==> flow/design.v <==
`timescale 1ns / 1ps
module accumulator(
    input clk,
    input rst,
    input acc_ld,
    input ext_ld,
    input cb_ld,
    input [7:0] acc_in,
    input [7:0] ext_in,
    input cb_in,
    output reg [7:0] acc,
    output reg [7:0] ext,
    output reg cb
);
    always @(posedge clk or posedge rst) begin
        if (rst) begin
            acc <= 8'b0;
            ext <= 8'b0;
            cb  <= 1'b0;
        end else begin
            if (acc_ld) acc <= acc_in;
            if (ext_ld) ext <= ext_in;
            if (cb_ld)  cb  <= cb_in;
        end
    end
endmodule
## Reports on accumulator

What the tools print for accumulator, step after step.
Line numbers count from 1 in the design file above.
Cell names lack the library's common part.
A cell with - has no value.

| inputs | value |
|---|---|
| top module | accumulator |
| clock | clk |
| library | sky130hd |
| library corner | tt_025C_1v80 |

## Elaborated design

Source: Yosys, flattened and elaborated, memories not mapped. Widths are those after wreduce; folded enables and synchronous resets count as part of the registers. Registers that Yosys merges into a memory's read port (data or address) are not register bits. Print and check cells do not count. Equal cells are merged and count once.

| storage and ports | value |
|---|---|
| register bits | 17 |
| bits in latches | 0 |
| RAM bits | 0 |
| bits in read-only memories | 0 |
| clocked read ports x word width | 0 |
| memories kept | 0 |
| output and inout port bits | 17 |
| elaborated cells | 3 |

| cells by class | value |
|---|---|
| add/sub/neg operators | 0 |
| multiply operators | 0 |
| divide/modulo/power cells | 0 |
| $lt $le $gt $ge | 0 |
| equality and inequality tests | 0 |
| shift operators | 0 |
| muxes and demuxes | 0 |
| bitwise logic cells | 0 |
| reduce/logical cells | 0 |

## Depth

Longest topological path by Yosys (ltp), each cell counted once; first at word level (registers and memories cut), then after technology mapping (sequential cells cut; the memories' decode and read muxes count).

| depth | value |
|---|---|
| depth in word-level cells | 0 |
| ABC_AREA | 0 |
| depth in mapped cells | 2 |
| depth with buffers taken out | 1 |

## Mapped cells and area

Source: synth_stat.txt of the flow (Yosys; design flattened, memories mapped). It holds for the ABC_AREA given above (unset counts as 0); a run with the other value may have another netlist.

| mapped netlist | value |
|---|---|
| cells in the netlist | 37 |
| chip area (Yosys) | 703.2 um^2 |
| area of sequential cells | 425.4 um^2 |
| mapped flip-flops | 17 |

Cell types:

| cell | count |
|---|---|
| dfrtp_1 | 17 |
| mux2_4 | 16 |
| buf_6 | 2 |
| mux2_2 | 1 |
| inv_1 | 1 |

## Worst setup path after synthesis

Path of least setup slack by OpenSTA after synthesis, without wires, with an ideal clock, recovery checks aside; 20% of the period is set as input and as output delay. Where synthesis merged equal registers, the netlist keeps one of their names.

| path post-synthesis | value |
|---|---|
| kind | input to register |
| start | in acc_ld |
| end | reg acc[0] |
| period | 1.32 ns |
| input delay | 0.264 ns |
| setup time | 0.125 ns |
| arrival time | 0.681 ns |
| path slack | 0.514 ns |
| path delay | 0.542 ns |
| driving pins on the path | 2 |
| synthesis period reached | 0.806 ns |

"path delay" = arrival - input delay + setup time.
"driving pins on the path" counts driving pins, that of a launching flip-flop among them; a cell with two outputs on the path counts twice.
"synthesis period reached" is the clock period less the worst setup slack; recovery checks do not enter. This is arithmetic on one report: input and output delays are still those of the set period (20% each).

| between the ends, post-synthesis | value |
|---|---|
| cells stage by stage | buf_6 mux2_4 |
| cells in the longest elaborated chain | 0 |

RTL lines, path post-synthesis:

| item | line | source |
|---|---|---|
| start, declared | 5 | `input acc_ld,` |
| end, assigned | 17 | `acc <= 8'b0;` |
| end, assigned | 21 | `if (acc_ld) acc <= acc_in;` |
| end, declared | 11 | `output reg [7:0] acc,` |

## Path in the finished layout

Path of least setup slack in the final report of entry A (OpenROAD, finished layout, wires in). Where an end is a register, its clock arrival counts in the times.

| path after layout | value |
|---|---|
| kind | register to output |
| start | reg ext[5] |
| end | out ext[5] |
| period | 0.848 ns |
| output delay | 0.17 ns |
| arrival time | 0.85 ns |
| path slack | -0.17 ns |
| driving pins on the path | 2 |

| between the ends, after layout | value |
|---|---|
| cells stage by stage | dfrtp_1 buf_2 |
| cells in the longest elaborated chain | 0 |

RTL lines, path after layout:

| item | line | source |
|---|---|---|
| start, declared | 12 | `output reg [7:0] ext,` |
| start, assigned | 18 | `ext <= 8'b0;` |
| start, assigned | 22 | `if (ext_ld) ext <= ext_in;` |
| end, declared | 12 |  |

Lab notebook: accumulator

Record of 2 stored runs of the RTL-to-layout flow on accumulator, platform sky130hd. The runs are unordered. Constraints: input delay and output delay 20% of the set period each, output load 0.01 pF.
By "achieved clock period" is meant the clock period of the run minus its worst setup slack. This is arithmetic on one report: input and output delays are still those of the set period (20% each).
By "time on the worst setup path" is meant the share of the clock period that the worst setup path is allowed (20% is reserved at inputs, 20% at outputs), minus its slack. Clock arrival times at its registers enter into it.
"overall power" is the tool's figure for a default switching activity; nothing was simulated.

## Entry A

==> flow/run.sh <==
#!/bin/bash
# the make line also repeats the synthesis and layout settings of config.mk as NAME=value (left out here)
make -C /OpenROAD-flow-scripts/flow DESIGN_CONFIG=/design/flow/config.mk WORK_HOME=/design/flow/orfs CLKGATE_MAP_FILE= finish
==> flow/config.mk <==
export PLATFORM = sky130hd
export DESIGN_NAME = accumulator
export DESIGN_NICKNAME = accumulator
export VERILOG_FILES = /design/flow/design.v
export SDC_FILE = /design/flow/constraint.sdc
export NUM_CORES = 4
export LEC_CHECK = 0
export ABC_AREA = 0
export CAP_MARGIN = 20
export CORE_MARGIN = 2
export CORE_UTILIZATION = 28
export MIN_ROUTING_LAYER = met2
export PLACE_DENSITY_LB_ADDON = 0.04
export SLEW_MARGIN = 0
==> flow/constraint.sdc <==
create_clock -name core_clock -period 0.848 [get_ports {clk}]
set_input_delay 0.1696 -clock core_clock [delete_from_list [all_inputs] [get_ports {clk}]]
set_output_delay 0.1696 -clock core_clock [all_outputs]
set_load 0.01 [all_outputs]

| result of entry A | value |
|---|---|
| synthesized cell area | 703.2 um^2 |
| die outline area | 2928.4 um^2 |
| standard-cell area of the final layout | 1242.4 um^2 |
| post-route utilization | 51.1% |
| worst slack on setup checks | -0.167 ns |
| sum of negative setup slack | -2.993 ns |
| overall power | 1.935 mW |
| achieved clock period | 1.015 ns |
| time on the worst setup path | 0.85 ns |
| worst setup path type | register to output |

## Entry B

==> flow/run.sh <==
#!/bin/bash
# the make line also repeats the synthesis and layout settings of config.mk as NAME=value (left out here)
make -C /OpenROAD-flow-scripts/flow DESIGN_CONFIG=/design/flow/config.mk WORK_HOME=/design/flow/orfs CLKGATE_MAP_FILE= finish
==> flow/config.mk <==
export PLATFORM = sky130hd
export DESIGN_NAME = accumulator
export DESIGN_NICKNAME = accumulator
export VERILOG_FILES = /design/flow/design.v
export SDC_FILE = /design/flow/constraint.sdc
export NUM_CORES = 4
export LEC_CHECK = 0
export CAP_MARGIN = 20
export CORE_MARGIN = 2
export CORE_UTILIZATION = 39
export SLEW_MARGIN = 20
==> flow/constraint.sdc <==
create_clock -name core_clock -period 0.802 [get_ports {clk}]
set_input_delay 0.1604 -clock core_clock [delete_from_list [all_inputs] [get_ports {clk}]]
set_output_delay 0.1604 -clock core_clock [all_outputs]
set_load 0.01 [all_outputs]

| result of entry B | value |
|---|---|
| synthesized cell area | 703.2 um^2 |
| die outline area | 2158.5 um^2 |
| standard-cell area of the final layout | 1189.9 um^2 |
| post-route utilization | 69.7% |
| worst slack on setup checks | -0.206 ns |
| sum of negative setup slack | -3.994 ns |
| overall power | 2.014 mW |
| achieved clock period | 1.008 ns |
| time on the worst setup path | 0.85 ns |
| worst setup path type | register to output |
